==> flow/design.v <==
`timescale 1ns / 1ns
module Cache (
	input 			 	clk,
	input 			 	reset,
	input [7:0]		 	pr_dout,
	output[7:0] 	 	pr_din,
	input [5:0] 	 	pr_addr,
	input 			 	pr_rd,
	input 			 	pr_wr,
	output              cvalid,
	input [15:0]		mem_dout,
	output reg [15:0] 	mem_din,
	input 	    	 	mem_done,
	output reg 	  	 	mem_rd,
	output reg 	   	 	mem_wr,
	output reg [4:0] 	mem_addr);
	reg [2:0] tag [0:3];  
	reg [7:0] data[0:7];	 
	reg [3:0] valid ;		 
	reg [3:0] dirty ;		 
	integer i;
	reg [3:0] state;
	wire hit;
	wire [1:0] pr_cblk;
    wire       pr_word;
	wire [2:0] pr_tag;
	wire [4:0] pr_mem_addr;
	assign pr_cblk = pr_addr[2:1];
    assign pr_word = pr_addr[0];
	assign pr_tag = pr_addr[5:3];				
	assign pr_mem_addr = pr_addr[5:1];
	localparam Initial		= 	4'b0001,
			   StartProcess	=	4'b0010,
			   WaitForFlush	=	4'b0100,
			   WaitForFetch	=	4'b1000;
	assign req = (pr_rd | pr_wr);
	assign hit = (tag[pr_cblk] == pr_tag) & valid[pr_cblk] ;	 
	assign pr_din = data [{pr_cblk, pr_word}];
	assign cvalid = req & hit;
	always @(posedge clk)
	begin
	if(reset)
		state<=Initial;
	else
		case (state)
			Initial:
			begin
				valid<=4'b0000;
				dirty<=4'b0000;
				for (i=0; i<4; i=i+1)
					tag[i]<=0;
				mem_rd<=0;
				mem_wr<=0;
				state <= StartProcess;
			end
			StartProcess:
			begin
				if (req)
				begin
					if (hit)
					begin
						if (pr_wr)
						begin
							data[{pr_cblk,pr_word}] <= pr_dout;  
							dirty[pr_cblk] <= 1;
						end
					end
					else  
					begin
						if (dirty[pr_cblk])	 
						begin
							mem_wr <= 1; 
							mem_din[7:0] <= data[{pr_cblk,1'b0}];  
							mem_din[15:8] <= data[{pr_cblk,1'b1}];
						end
						else if (!dirty[pr_cblk])	 
						begin
							mem_rd <= 1;
							mem_addr <= pr_mem_addr;
						end
					end
				end
				if (req && !hit && dirty[pr_cblk])	 
					state <= WaitForFlush;
				if (req && !hit && !dirty[pr_cblk])
					state <= WaitForFetch;
			end
			WaitForFlush:
			begin
				if (mem_done)
				begin
					mem_wr <= 0;
					mem_rd <= 1;
					mem_addr <= pr_mem_addr;
					state <= WaitForFetch;		
				end
			end			
			WaitForFetch:
			begin
				if (mem_done)
				begin
					data[{pr_cblk,1'b0}] <= mem_dout[7:0];
					data[{pr_cblk,1'b1}] <= mem_dout[15:8];
					mem_rd <= 0;
					valid[pr_cblk] <= 1;
					tag[pr_cblk] <= pr_addr[5:3];
					dirty[pr_cblk] <= 1'b0;	
					if (pr_wr)
					begin
						data[{pr_cblk,pr_word}] <= pr_dout[7:0];
						dirty[pr_cblk] <= 1;
					end
				end
				if (mem_done)
					state <= StartProcess;
			end
		endcase	
	end
endmodule
Reports on Cache

The steps from the RTL of Cache to its reports follow in flow order.
Lines are those of the file above, counted from 1.
Cell names lack the library's common part.
A cell with -- has no value.

Design top: Cache
Clock: clk
Standard-cell library: sky130hd
Timing corner: tt_025C_1v80

Word level

Yosys after proc, flatten, opt, wreduce and memory -nomap, before mapping. Memory bits, and registers merged into a memory's read port (data or address), are not among the register bits. Print and check cells are not counted.
Yosys's memory passes give these memory sizes; they may raise the number of words (mostly to a power of two), join words into wider ones and drop unused or constant bits.

Register bits: 19
Output and inout bits: 32
Input port bits: 35
RAM bits: 76
Bits in latches: 0
Memory cells: 2
Bits in read-only memories: 0

Memory list:

| memory | depth | bits a word | line | text |
| data   | 8     | 8           | 18   | `reg [7:0] data[0:7];` |
| tag    | 4     | 3           | 17   | `reg [2:0] tag [0:3];` |

Reduce/logical cells: 18
Add/subtract/negate cells: 1
$mul: 0
Div/mod/pow operators: 0
Magnitude comparators: 0
Multiplexer cells: 71
Eq/ne operators: 16
Shift-type cells: 5
Bitwise operators: 22

Operator list:

| operator                                             | number |
| 2-to-1 mux 8 bit                                     | 15 |
| 2-to-1 mux 4 bit                                     | 10 |
| 2-to-1 mux 3 bit                                     | 10 |
| 2-to-1 mux 1 bit                                     | 22 |
| 2-to-1 mux 5 bit                                     | 4 |
| AND reduction 6 bit                                  | 3 |
| != test 2 bit (second input constant)                | 8 |
| AND 4 bit                                            | 4 |
| OR 4 bit                                             | 4 |
| parallel mux 4 bit (select 4 bit)                    | 1 |
| variable shift 1 x 3 -> 4 bit (first input constant) | 3 |
| parallel mux 4 bit (select 3 bit)                    | 1 |
| parallel mux 5 bit (select 2 bit)                    | 1 |
| == test 3 bit                                        | 3 |
| indexed select 4 x 2 -> 1 bit                        | 2 |
| NOT 4 bit                                            | 2 |
| parallel mux 4 bit (select 2 bit)                    | 1 |
| 2-to-1 mux 2 bit                                     | 4 |
| AND reduction 7 bit                                  | 1 |
| AND 1 bit                                            | 6 |
| nonzero test 3 bit                                   | 2 |
| AND reduction 5 bit                                  | 1 |
| NOT 1 bit                                            | 4 |
| nonzero test 2 bit                                   | 2 |
| == test 4 x 1 -> 1 bit (second input constant)       | 1 |
| == test 4 x 2 -> 1 bit (second input constant)       | 1 |
| == test 4 x 3 -> 1 bit (second input constant)       | 1 |
| == test 4 bit (second input constant)                | 1 |

Not listed: further kinds 11, cells in them 15.

Depth

Longest topological path by Yosys (ltp), each cell counted once; first at word level (registers and memories cut), then after technology mapping (sequential cells cut; the memories' decode and read muxes count).

Word-level depth: 10
ABC_AREA: 0
Gate-level depth with buffers: 6
Depth with buffers taken out: 4

Netlist

Source: synth_stat.txt of the flow (Yosys; design flattened, memories mapped). It holds for the ABC_AREA given above (unset counts as 0); a run with the other value may have another netlist.
Totals and module areas in this step are rounded.

Cells by type:

| cell     | number | total area (um^2) |
| edfxtp_1 | 107    | 3.21E+03 |
| mux2_2   | 72     | 810.778 |
| mux4_2   | 36     | 810.778 |
| a21oi_1  | 18     | 90.086 |
| dfxtp_1  | 4      | 80.077 |
| nor2_1   | 21     | 78.826 |
| xnor2_4  | 2      | 55.053 |
| o21ai_0  | 9      | 45.043 |
| nand2b_1 | 7      | 43.792 |
| nand2_1  | 11     | 41.29 |
| clkbuf_1 | 10     | 37.536 |
| buf_2    | 7      | 35.034 |
| nor2b_1  | 5      | 31.28 |
| a21o_1   | 4      | 30.029 |
| mux4_1   | 1      | 26.275 |
| inv_1    | 6      | 22.522 |
| o21a_1   | 3      | 22.522 |
| nand4_4  | 1      | 21.27 |

Not listed: further types 21, cells in them 30.

Chip area (Yosys): 5719 um^2
Buffers: 20
Cells in the netlist: 354
Flip-flop cells: 111
Sequential part of the area: 3293 um^2

Worst setup path after synthesis

OpenSTA on the mapped netlist: ideal clock, no wires. The path of least setup slack (recovery checks aside). Input and output delay are each 20% of the period. Register names are those of the netlist, which keeps one name where synthesis merged equal registers.

Kind: input -> register
Start: input pr_addr[1]
End: memory data[0][0]
Path delay: 1921 ps
Stages on the path: 5
Period: 2910 ps
Buffers on the path: 1
Setup slack: 406 ps
Library setup time: 375 ps
Data arrival time: 2128 ps
Synthesis period reached: 2504 ps

"path delay" is the arrival time less input delay plus setup time.
"stages on the path": output pins that drive a net of the path, with the launching flip-flop's if there is one; two outputs of one cell count as two.
"synthesis period reached" is the clock period less the worst setup slack; recovery checks do not enter. This is arithmetic on one report: input and output delays are still those of the set period (20% each).
Between the ends stands the longest chain of elaborated cells between them, by number of cells; it is not shown to be the way that was timed. Of several equally long chains one is given.
A line is the first line of the expression or statement that the cell stems from. Yosys adds cells for indexed reads and writes and turns some case tables into memories.
The chain passes a memory read, where the word-level depth is cut; so it can be longer than that depth.
Only ways into the end's enable, where the timed path ends, are counted here.

Path through: buf_6 > mux4_2 > xnor2_4 > nand4_1 > a21oi_1
Length of the longest elaborated chain: 8

RTL lines, path after synthesis:

| item               | line | text |
| start: declaration | 7    | `input [5:0] pr_addr,` |
| memory (4 x 3 bit) | 17   | `reg [2:0] tag [0:3];` |
| == test 3 bit      | 37   | `assign hit = (tag[pr_cblk] == pr_tag) & valid[pr_cblk] ;` |
| AND 1 bit          | 37   |  |
| 2-to-1 mux 1 bit   | 60   | `if (hit)` |
| 2-to-1 mux 1 bit   | 58   | `if (req)` |
| 2-to-1 mux 1 bit   | 45   | `case (state)` |
| 2-to-1 mux 1 bit   | 42   | `if(reset)` |
| OR 1 bit           | --   |  |
| end: declaration   | 18   | `reg [7:0] data[0:7];` |

Timing after layout

From the final timing report of run A: the path of least setup slack in the routed layout; clock arrival at registers is part of the times.
The report prints the path's times to 10 ps; the period is as set.

Kind: input -> output
Start: input pr_addr[1]
End: output pr_din[2]
Setup slack: 50 ps
Data arrival time: 2110 ps
Period: 2700 ps
Stages on the path: 5
Buffers on the path: 3

Between the ends stands the longest chain of elaborated cells between them, by number of cells; it is not shown to be the way that was timed. Of several equally long chains one is given.
The chain passes a memory read, where the word-level depth is cut; so it can be longer than that depth.

Path through: buf_6 > buf_12 > mux4_2 > mux2_2 > clkdlybuf4s50_1
Length of the longest elaborated chain: 1

RTL lines, path after layout:

| item               | line | text |
| start: declaration | 7    | `input [5:0] pr_addr,` |
| memory (8 x 8 bit) | 18   | `reg [7:0] data[0:7];` |
| end: declaration   | 6    | `output[7:0] pr_din,` |

Add stored flow runs of Cache

Measured data: module Cache, platform sky130hd, 2 stored runs of the flow under differing settings, order arbitrary. Input and output delays are each 20% of the period that was set; the output load is 0.01 pF.
"time used up by the worst setup path" means the part of the period allowed to the worst setup path (the constraints hold back 20% at inputs and 20% at outputs) less its slack; where the path has registers, the arrival times of their clocks count too.
By "total power of the final layout" is meant OpenSTA's value without simulated activity: inputs other than the clock are taken to toggle once in ten clock periods, and the tool carries that through the logic.
"time used up by the worst setup path" is known to 10 ps.
The measured numbers are rounded.
Settings: - = not set for that run.

| name                                                     | run A           | run B           |
| period_ns                                                | 2.7             | 2.77            |
| CORE_UTILIZATION                                         | 39              | 61              |
| CAP_MARGIN                                               | 20              | 20              |
| CORE_MARGIN                                              | 2               | 9               |
| SLEW_MARGIN                                              | 20              | 20              |
| SETUP_SLACK_MARGIN                                       | -               | 0.66            |
| PLACE_DENSITY_LB_ADDON                                   | -               | 0.09            |
| CORE_ASPECT_RATIO                                        | -               | 0.66            |
| ABC_AREA                                                 | -               | 0               |
| GPL_TIMING_DRIVEN                                        | -               | 1               |
| CTS_CLUSTER_DIAMETER                                     | -               | 348             |
| MIN_ROUTING_LAYER                                        | -               | met1            |
| full die area (um^2)                                     | 15650           | 13260           |
| total power of the final layout (mW)                     | 3.688           | 3.802           |
| area of the standard cells in the finished layout (um^2) | 7331            | 7920            |
| chip area in the Yosys report (um^2)                     | 5719            | 5719            |
| smallest setup slack (ps)                                | 54              | 279             |
| time used up by the worst setup path (ps)                | 1570            | 1380            |
| critical path kind                                       | input -> output | input -> output |
